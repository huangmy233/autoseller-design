==> flow/design.v <==
`timescale 1ns/1ps
module Autoseller(clk,rst,start,cancel,Key_in,hold_ind,charge_ind,drinktk_ind,charge_val,coin_val,take,HEX0,HEX1,HEX2,HEX3,HEX4,HEX5,HEX6,HEX7);
  input clk, rst, take; 
  input start, cancel; 
  input [1:0] Key_in; 
  output hold_ind, charge_ind, drinktk_ind; 
  output [2:0] charge_val; 
  output [6:0] HEX0, HEX1, HEX2, HEX3, HEX4, HEX5, HEX6, HEX7; 
  output [1:0] coin_val; 
  reg hold_ind, charge_ind, drinktk_ind;
  reg [2:0] charge_val;
  reg [3:0] currentstate, nextstate;
  reg [6:0] HEX0, HEX1, HEX2, HEX3, HEX4, HEX5;
  reg cnt_en, next_en;
  wire [1:0] coin_val;
  wire [6:0] HEX6, HEX7;
  parameter S0=4'b0000; parameter S1=4'b0001; 
  parameter S2=4'b0010; parameter S3=4'b0011; 
  parameter S4=4'b0100; parameter S5=4'b0101;
  parameter S6=4'b0110; parameter S7=4'b0111;
  parameter S8=4'b1000;
  parameter Non  = 7'b111_1111;
  parameter Hih  = 7'b000_1001;
  parameter Hii  = 7'b100_1111;
  parameter Zero = 7'b100_0000;
  parameter One  = 7'b111_1001;
  parameter Two  = 7'b010_0100;
  parameter Three= 7'b011_0000;
  parameter Five = 7'b001_0010;
  parameter Six  = 7'b000_0010;
  vib_eli u1(.clk(clk),.rst(rst),.key_in(Key_in[0]),.out(coin_val[0]));
  vib_eli u2(.clk(clk),.rst(rst),.key_in(Key_in[1]),.out(coin_val[1]));
   assign HEX7=Hih;
	assign HEX6=Hii;
  always @(posedge clk or negedge rst) 
   if(!rst) nextstate<=S0;
   else case (currentstate)
         S0: if(start)
			     begin
			      if(!cancel) nextstate<=S0;
               else if(coin_val==2'b01) nextstate<=S1;
               else if(coin_val==2'b10) nextstate<=S2;
				  end
				 else nextstate=S0;
	      S1: if(!cancel) nextstate<=S0;
             else if(coin_val==2'b01) nextstate<=S2;
             else if(coin_val==2'b10) nextstate<=S3; 
         S2: if(!cancel) nextstate<=S0; 
             else if(coin_val==2'b01) nextstate<=S3;
             else if(coin_val==2'b10) nextstate<=S4; 
         S3: if(!cancel) nextstate<=S0; 
             else if(coin_val==2'b01) nextstate<=S4;
             else if(coin_val==2'b10) nextstate<=S5;
         S4: if(!cancel) nextstate<=S0; 
             else if(coin_val==2'b01) nextstate<=S5;
             else if(coin_val==2'b10) nextstate<=S6; 
         S5: if(!cancel) nextstate<=S0; 
             else if(take==1'd0) nextstate<=S7;
             else  nextstate<=S5; 
         S6: if(!cancel) nextstate<=S0; 
             else if(take==1'd0) nextstate<=S8;
             else  nextstate<=S6; 
			S7: if(start)
			     begin
			      if(!cancel) nextstate<=S0;
               else if(coin_val==2'b01) nextstate<=S1;
               else if(coin_val==2'b10) nextstate<=S2;
				  end
				 else nextstate=S7;
			S8: if(!cancel) nextstate<=S0;
             else if(coin_val==2'b01) nextstate<=S2;
             else if(coin_val==2'b10) nextstate<=S3;
         default:  nextstate<=S0; 
        endcase
  always @(posedge clk or negedge rst)
    if (!rst) 
      currentstate <= S0; 
	 else if (!cancel)
	   currentstate <= S0;
    else 
      currentstate <= nextstate;
  always @ (currentstate)
   if ((currentstate == S0)||(currentstate == S7)) hold_ind = 1'b0; 
   else hold_ind = 1'b1; 
  always @ (currentstate)
   if ((currentstate == S5 )||(currentstate == S6)) 
   drinktk_ind = 1'b1; 
   else drinktk_ind = 1'b0; 
  always @ (currentstate)
   if ((currentstate == S0)||(currentstate == S7)) charge_ind= 1'b0; 
   else charge_ind= 1'b1;
  always @ (posedge clk) 
    begin
     case (currentstate)
	   S0: charge_val<= 3'b000;
      S1: charge_val<= 3'b001;
      S2: charge_val<= 3'b010;
      S3: charge_val<= 3'b011;
      S4: charge_val<= 3'b100;
		S5: charge_val<= 3'b101;
		S6: charge_val<= 3'b110;
		S7: charge_val<= 3'b000;
      S8: charge_val<= 3'b001;
      default: charge_val<= 3'b000;
     endcase
    end 
  always @(posedge clk or negedge rst) 
	 if (!rst)
	  begin
	     HEX5 <= Non;
	     HEX4 <= Non;
	     HEX3 <= Zero;
	     HEX2 <= Zero;
		  HEX1 <= Zero;
	     HEX0 <= Zero;
	  end
	 else if (!cancel)
	  begin
	     HEX5 <= Non;
	     HEX4 <= Non;
	     HEX3 <= Zero;
	     HEX2 <= Zero;
		  HEX1 <= Zero;
	     HEX0 <= Zero;
	  end
	 else if (currentstate == S0)
	  begin
	     HEX5 <= Non;
	     HEX4 <= Non;
	     HEX3 <= Zero;
	     HEX2 <= Zero;
		  HEX1 <= Zero;
	     HEX0 <= Zero;
	  end
	 else if (currentstate == S1)
	  begin
	     HEX5 <= Non;
	     HEX4 <= Non;
	     HEX3 <= Zero;
	     HEX2 <= Five;
		  HEX1 <= Zero;
	     HEX0 <= Five;
	  end
	 else if (currentstate == S2)
	  begin
	     HEX5 <= Non;
	     HEX4 <= Non;
	     HEX3 <= One;
	     HEX2 <= Zero;
		  HEX1 <= One;
	     HEX0 <= Zero;
	  end
	 else if (currentstate == S3)
	  begin
	     HEX5 <= Non;
	     HEX4 <= Non;
	     HEX3 <= One;
	     HEX2 <= Five;
		  HEX1 <= One;
	     HEX0 <= Five;
	  end
	 else if (currentstate == S4)
	  begin
	     HEX5 <= Non;
	     HEX4 <= Non;
	     HEX3 <= Two;
	     HEX2 <= Zero;
		  HEX1 <= Two;
	     HEX0 <= Zero;
	  end
	 else if (currentstate == S5)
	  begin
	     HEX5 <= Zero;
	     HEX4 <= Zero;
	     HEX3 <= Two;
	     HEX2 <= Five;
		  HEX1 <= Two;
	     HEX0 <= Five;
	  end
	 else if (currentstate == S6)
	  begin
	     HEX5 <= Zero;
	     HEX4 <= Five;
	     HEX3 <= Three;
	     HEX2 <= Zero;
		  HEX1 <= Three;
	     HEX0 <= Zero;
	  end
	 else if (currentstate == S7)
	  begin
	     HEX5 <= Six;
	     HEX4 <= Six;
	     HEX3 <= Zero;
	     HEX2 <= Zero;
		  HEX1 <= Zero;
	     HEX0 <= Zero;
	  end
	 else if (currentstate == S8)
	  begin
	     HEX5 <= Six;
	     HEX4 <= Six;
	     HEX3 <= Zero;
	     HEX2 <= Five;
		  HEX1 <= Zero;
	     HEX0 <= Five;
	  end
	 else 
	  begin
	     HEX5 <= Non;
	     HEX4 <= Non;
	     HEX3 <= Zero;
	     HEX2 <= Zero;
		  HEX1 <= Zero;
	     HEX0 <= Zero;
		 end
endmodule
module vib_eli(clk,rst,key_in,out); 
  input clk,rst,key_in;
  output reg out;
  reg st_flag;
  reg [19:0]cnt_20m;
  reg flag; 
  parameter DELAY=20'd999999;
  always @(posedge clk or negedge rst)
  begin
     if(!rst) begin
	     cnt_20m <= 20'd0;
		  flag <= 1'b0;
	  end
	  else if(cnt_20m==DELAY) begin
	     cnt_20m <= 20'd0;
		  flag <= 1'b1;
	  end
	  else if(key_in==1'b0) cnt_20m <= cnt_20m+1'b1;
	  else begin
	     cnt_20m <= 20'd0;
		  flag <= 1'b0;
	  end
  end
  always @(posedge clk or negedge rst)
  begin
     if(!rst) st_flag <= 1'b0;
	  else if((key_in==1'b0)&&(cnt_20m==DELAY)) st_flag <= 1'b1;
	  else st_flag <= 1'b0;
  end
  always @(posedge clk or negedge rst) 
  begin
     if(!rst) out<=1'b0;
	  else if((st_flag==1'b0)&&(cnt_20m==DELAY)&&(flag==1'b0)) out<=1'b1;
	  else out<=1'b0;
  end
  endmodule
* From RTL to reports: Autoseller *
The steps from the RTL of Autoseller to its reports follow in flow order.
Lines are those of the file above, counted from 1.
Cell names lack the library's common part.
The mark -- stands for no value.

set-up
  top module = Autoseller
  clock input = clk
  cell library = sky130hd
  timing corner = tt_025C_1v80

* Word-level counts *
Source: Yosys, flattened and elaborated, memories not mapped. Widths are those after wreduce. Registers that Yosys merges into a memory's read port (data or address) are not register bits. Print and check cells do not count. Equal cells are merged and count once.
Yosys's memory passes give these memory sizes; they may raise the number of words (mostly to a power of two), join words into wider ones and drop unused or constant bits.

cells by class
  mux-type cells = 73
  reductions and logical operators = 13
  add/sub/neg operators = 2
  bitwise operators = 6
  equality and inequality tests = 16

operators by type and width
  cell                                    count
  two-way mux 7 bit                       36
  two-way mux 4 bit                       20
  two-way mux 20 bit                      4
  adder 20 x 1 -> 20 bit with constant B  2
  == test 20 bit with constant B          2
  case mux 4 bit (select 8 bit)           1
  == test 4 x 3 -> 1 bit with constant B  4
  != test 4 bit with constant B           3
  two-way mux 1 bit                       10
  == test 4 x 2 -> 1 bit with constant B  2
  logical AND 1 bit                       6
  inverter 1 bit                          6
  nonzero test 2 bit                      2
  == test 4 x 1 -> 1 bit with constant B  1
  != test 4 x 2 -> 1 bit with constant B  1
  == test 4 bit with constant B           1
  logical NOT 4 bit                       1
  AND reduction 4 bit                     1
  two-way mux 3 bit                       1
  logical OR 1 bit                        2
  == test 2 x 1 -> 1 bit with constant B  1
  == test 2 bit with constant B           1
  OR reduction 2 bit                      1
  two-way mux 2 bit                       1

word-level totals
  output and inout bits = 64
  bits in read-only memories = 48
  word width x clocked read ports = 3
  bits of input ports = 7
  memories = 1
  cells after elaboration = 125
  register bits after elaboration = 82

memory list
  memory            depth  bits a word  read ports  wr ports  line  source
  (name not given)  16     3            1           0         94    case (currentstate)

* Longest topological paths *
Longest topological path by Yosys (ltp), each cell counted once; first at word level (registers and memories cut), then after technology mapping (sequential cells cut; the memories' decode and read muxes count).

logic depth
  depth in word-level cells = 11
  ABC_AREA = 0
  mapped depth = 8

* Mapped cells and area *
Yosys stat after the flow's synthesis: flattened, memories mapped to cells. It holds for the ABC_AREA given above (unset counts as 0); a run with the other value may have another netlist.

synthesis totals
  mapped area = 3676.0 µm²
  cell count = 384
  mapped flip-flops = 70

cell types
  cell     count  total area (µm²)
  dfrtp_1  59     1.48E+03
  buf_4    46     345.331
  nor2_1   58     217.709
  dfstp_2  8      210.202
  xor2_1   23     201.443
  xnor2_1  14     122.618
  nand2_1  26     97.594
  nand3_1  19     95.091
  dfxtp_1  3      60.058
  inv_1    14     52.55
  buf_2    10     50.048
  ha_1     4      50.048
  nand4_1  8      50.048
  nor3_1   10     50.048
  o21ai_0  10     50.048
  and3_1   7      43.792
  and2_1   6      37.536
  nor4b_1  3      26.275

Not listed: further types 38, cells in them 56.
The figures by module come from a second, unflattened synthesis with its own total; it is not the netlist above.

unflattened totals
  cells (unflattened synthesis) = 404
  area (unflattened synthesis) = 3799.9 µm²

Rows give one instance, submodules left out.

modules
  module      seq. area (µm²)  area (µm²)  instances  cells
  vib_eli     575.6            1129.8      2          115
  Autoseller  595.6            1540.2      1          174

* Timing after synthesis *
OpenSTA on the mapped netlist: ideal clock, no wires. The path of least setup slack (recovery checks aside). Input and output delay are each 20% of the period. Register names are those of the netlist, which keeps one name where synthesis merged equal registers.

path after synthesis
  path kind = register -> register
  start point = register u2.cnt_20m[0]
  end point = register u2.cnt_20m[12]
  data required time = 2.351 ns
  stages = 9
  arrival time = 1.590 ns
  buffers on the path = 2
  launch time at the first pin = 0.000 ns
  period = 2.47 ns
  slack = 0.761 ns
  path delay = 1.709 ns
  synthesis period reached = 1.709 ns

"path delay" = arrival - input delay + setup time.
"stages": output pins that drive a net of the path, with the launching flip-flop's if there is one; two outputs of one cell count as two.
"synthesis period reached" is the clock period less the worst setup slack; recovery checks do not enter. This is arithmetic on one report: input and output delays are still those of the set period (20% each).
Between the ends stands the longest chain of elaborated cells between them, by number of cells; it is not shown to be the way that was timed. Of several equally long chains one is given.
Each line given opens the expression or statement behind the cell; cells for indexed reads and writes are added by Yosys, which also makes memories of some case tables.
A register here has more assigning lines than the two given.

on the way, after synthesis
  cell sequence = dfrtp_1 ha_1 nand3_2 or2_4 or3_4 nand2b_2 buf_6 buf_12 nor2_1
  length of the longest elaborated chain = 3

RTL lines, path after synthesis
  item                    line  source
  start, declared         221   reg [19:0]cnt_20m;
  start, assigned         227   cnt_20m <= 20'd0;
  start, assigned         234   else if(key_in==1'b0) cnt_20m <= cnt_20m+1'b1;
  adder 20 x 1 -> 20 bit  234
  two-way mux 20 bit      234
  two-way mux 20 bit      230   else if(cnt_20m==DELAY) begin
  end, assigned           231   cnt_20m <= 20'd0;
  end, assigned           234
  end, declared           221

* Timing after layout *
From the final timing report of flow run A: the path of least setup slack in the routed layout; clock arrival at registers is part of the times.

path post-layout
  path kind = register -> output
  start point = register currentstate[2]
  end point = output port hold_ind
  slack = -0.14 ns
  launch time at the first pin = 0.33 ns
  external output delay = 0.35 ns
  arrival time = 1.52 ns
  data required time = 1.38 ns
  buffers on the path = 1
  period = 1.73 ns
  stages = 4

Between the ends stands the longest chain of elaborated cells between them, by number of cells; it is not shown to be the way that was timed. Of several equally long chains one is given.
A register here has more assigning lines than the two given.

on the way, post-layout
  cell sequence = dfrtp_1 or3_4 a21o_1 buf_2
  length of the longest elaborated chain = 3

RTL lines, path post-layout
  item               line  source
  start, declared    12    reg [3:0] currentstate, nextstate;
  start, assigned    77    currentstate <= S0;
  start, assigned    81    currentstate <= nextstate;
  logical NOT 4 bit  83    if ((currentstate == S0)||(currentstate == S7)) hold_ind = 1'b0;
  logical OR 1 bit   83
  two-way mux 1 bit  83
  end, declared      6     output hold_ind, charge_ind, drinktk_ind;

Data sheet: physical implementation of Autoseller

Autoseller through Yosys and OpenROAD on sky130hd: 2 stored runs, unordered, with their settings and measured results. The constraints put input and output delay at 20% of the set period each and load the outputs with 0.01 pF.
By "achieved clock period (ns)" is meant the clock period of the run minus its worst setup slack. This is arithmetic on one report: input and output delays are still those of the set period (20% each).
By "worst setup path time (ns)" is meant the share of the clock period that the worst setup path is allowed (20% is reserved at inputs, 20% at outputs), minus its slack. Clock arrival times at its registers enter into it.
"finish__power__total": no workload was simulated; the value follows from the tool's default switching activity.

settings of flow run A
{
  "period_ns": 1.73,
  "CORE_UTILIZATION": 64,
  "CAP_MARGIN": 20,
  "CORE_MARGIN": 2,
  "SLEW_MARGIN": 20
}
report of flow run A
yosys chip area after synthesis (um^2): 3676.0
finish__design__die__area: 6365.6
finish__design__instance__area__stdcell: 4595.7
finish__design__instance__utilization: 0.8295
finish__timing__setup__ws: -0.135
finish__timing__setup__tns: -0.405
finish__timing__hold__ws: 0.399
finish__power__total: 3.150e-03
achieved clock period (ns): 1.865
worst setup path time (ns): 1.52
worst setup path kind: register -> output

settings of flow run B
{
  "period_ns": 1.57,
  "CORE_UTILIZATION": 24,
  "SETUP_SLACK_MARGIN": -0.12,
  "CORE_ASPECT_RATIO": 0.7,
  "CORE_MARGIN": 4,
  "CELL_PAD_IN_SITES_DETAIL_PLACEMENT": 2,
  "TNS_END_PERCENT": 45,
  "CTS_CLUSTER_SIZE": 26,
  "CAP_MARGIN": 5,
  "SLEW_MARGIN": 20
}
report of flow run B
yosys chip area after synthesis (um^2): 3676.0
finish__design__die__area: 17392.1
finish__design__instance__area__stdcell: 5063.6
finish__design__instance__utilization: 0.3407
finish__timing__setup__ws: -0.340
finish__timing__setup__tns: -2.174
finish__timing__hold__ws: 0.410
finish__power__total: 4.283e-03
achieved clock period (ns): 1.910
worst setup path time (ns): 1.91
worst setup path kind: register -> register
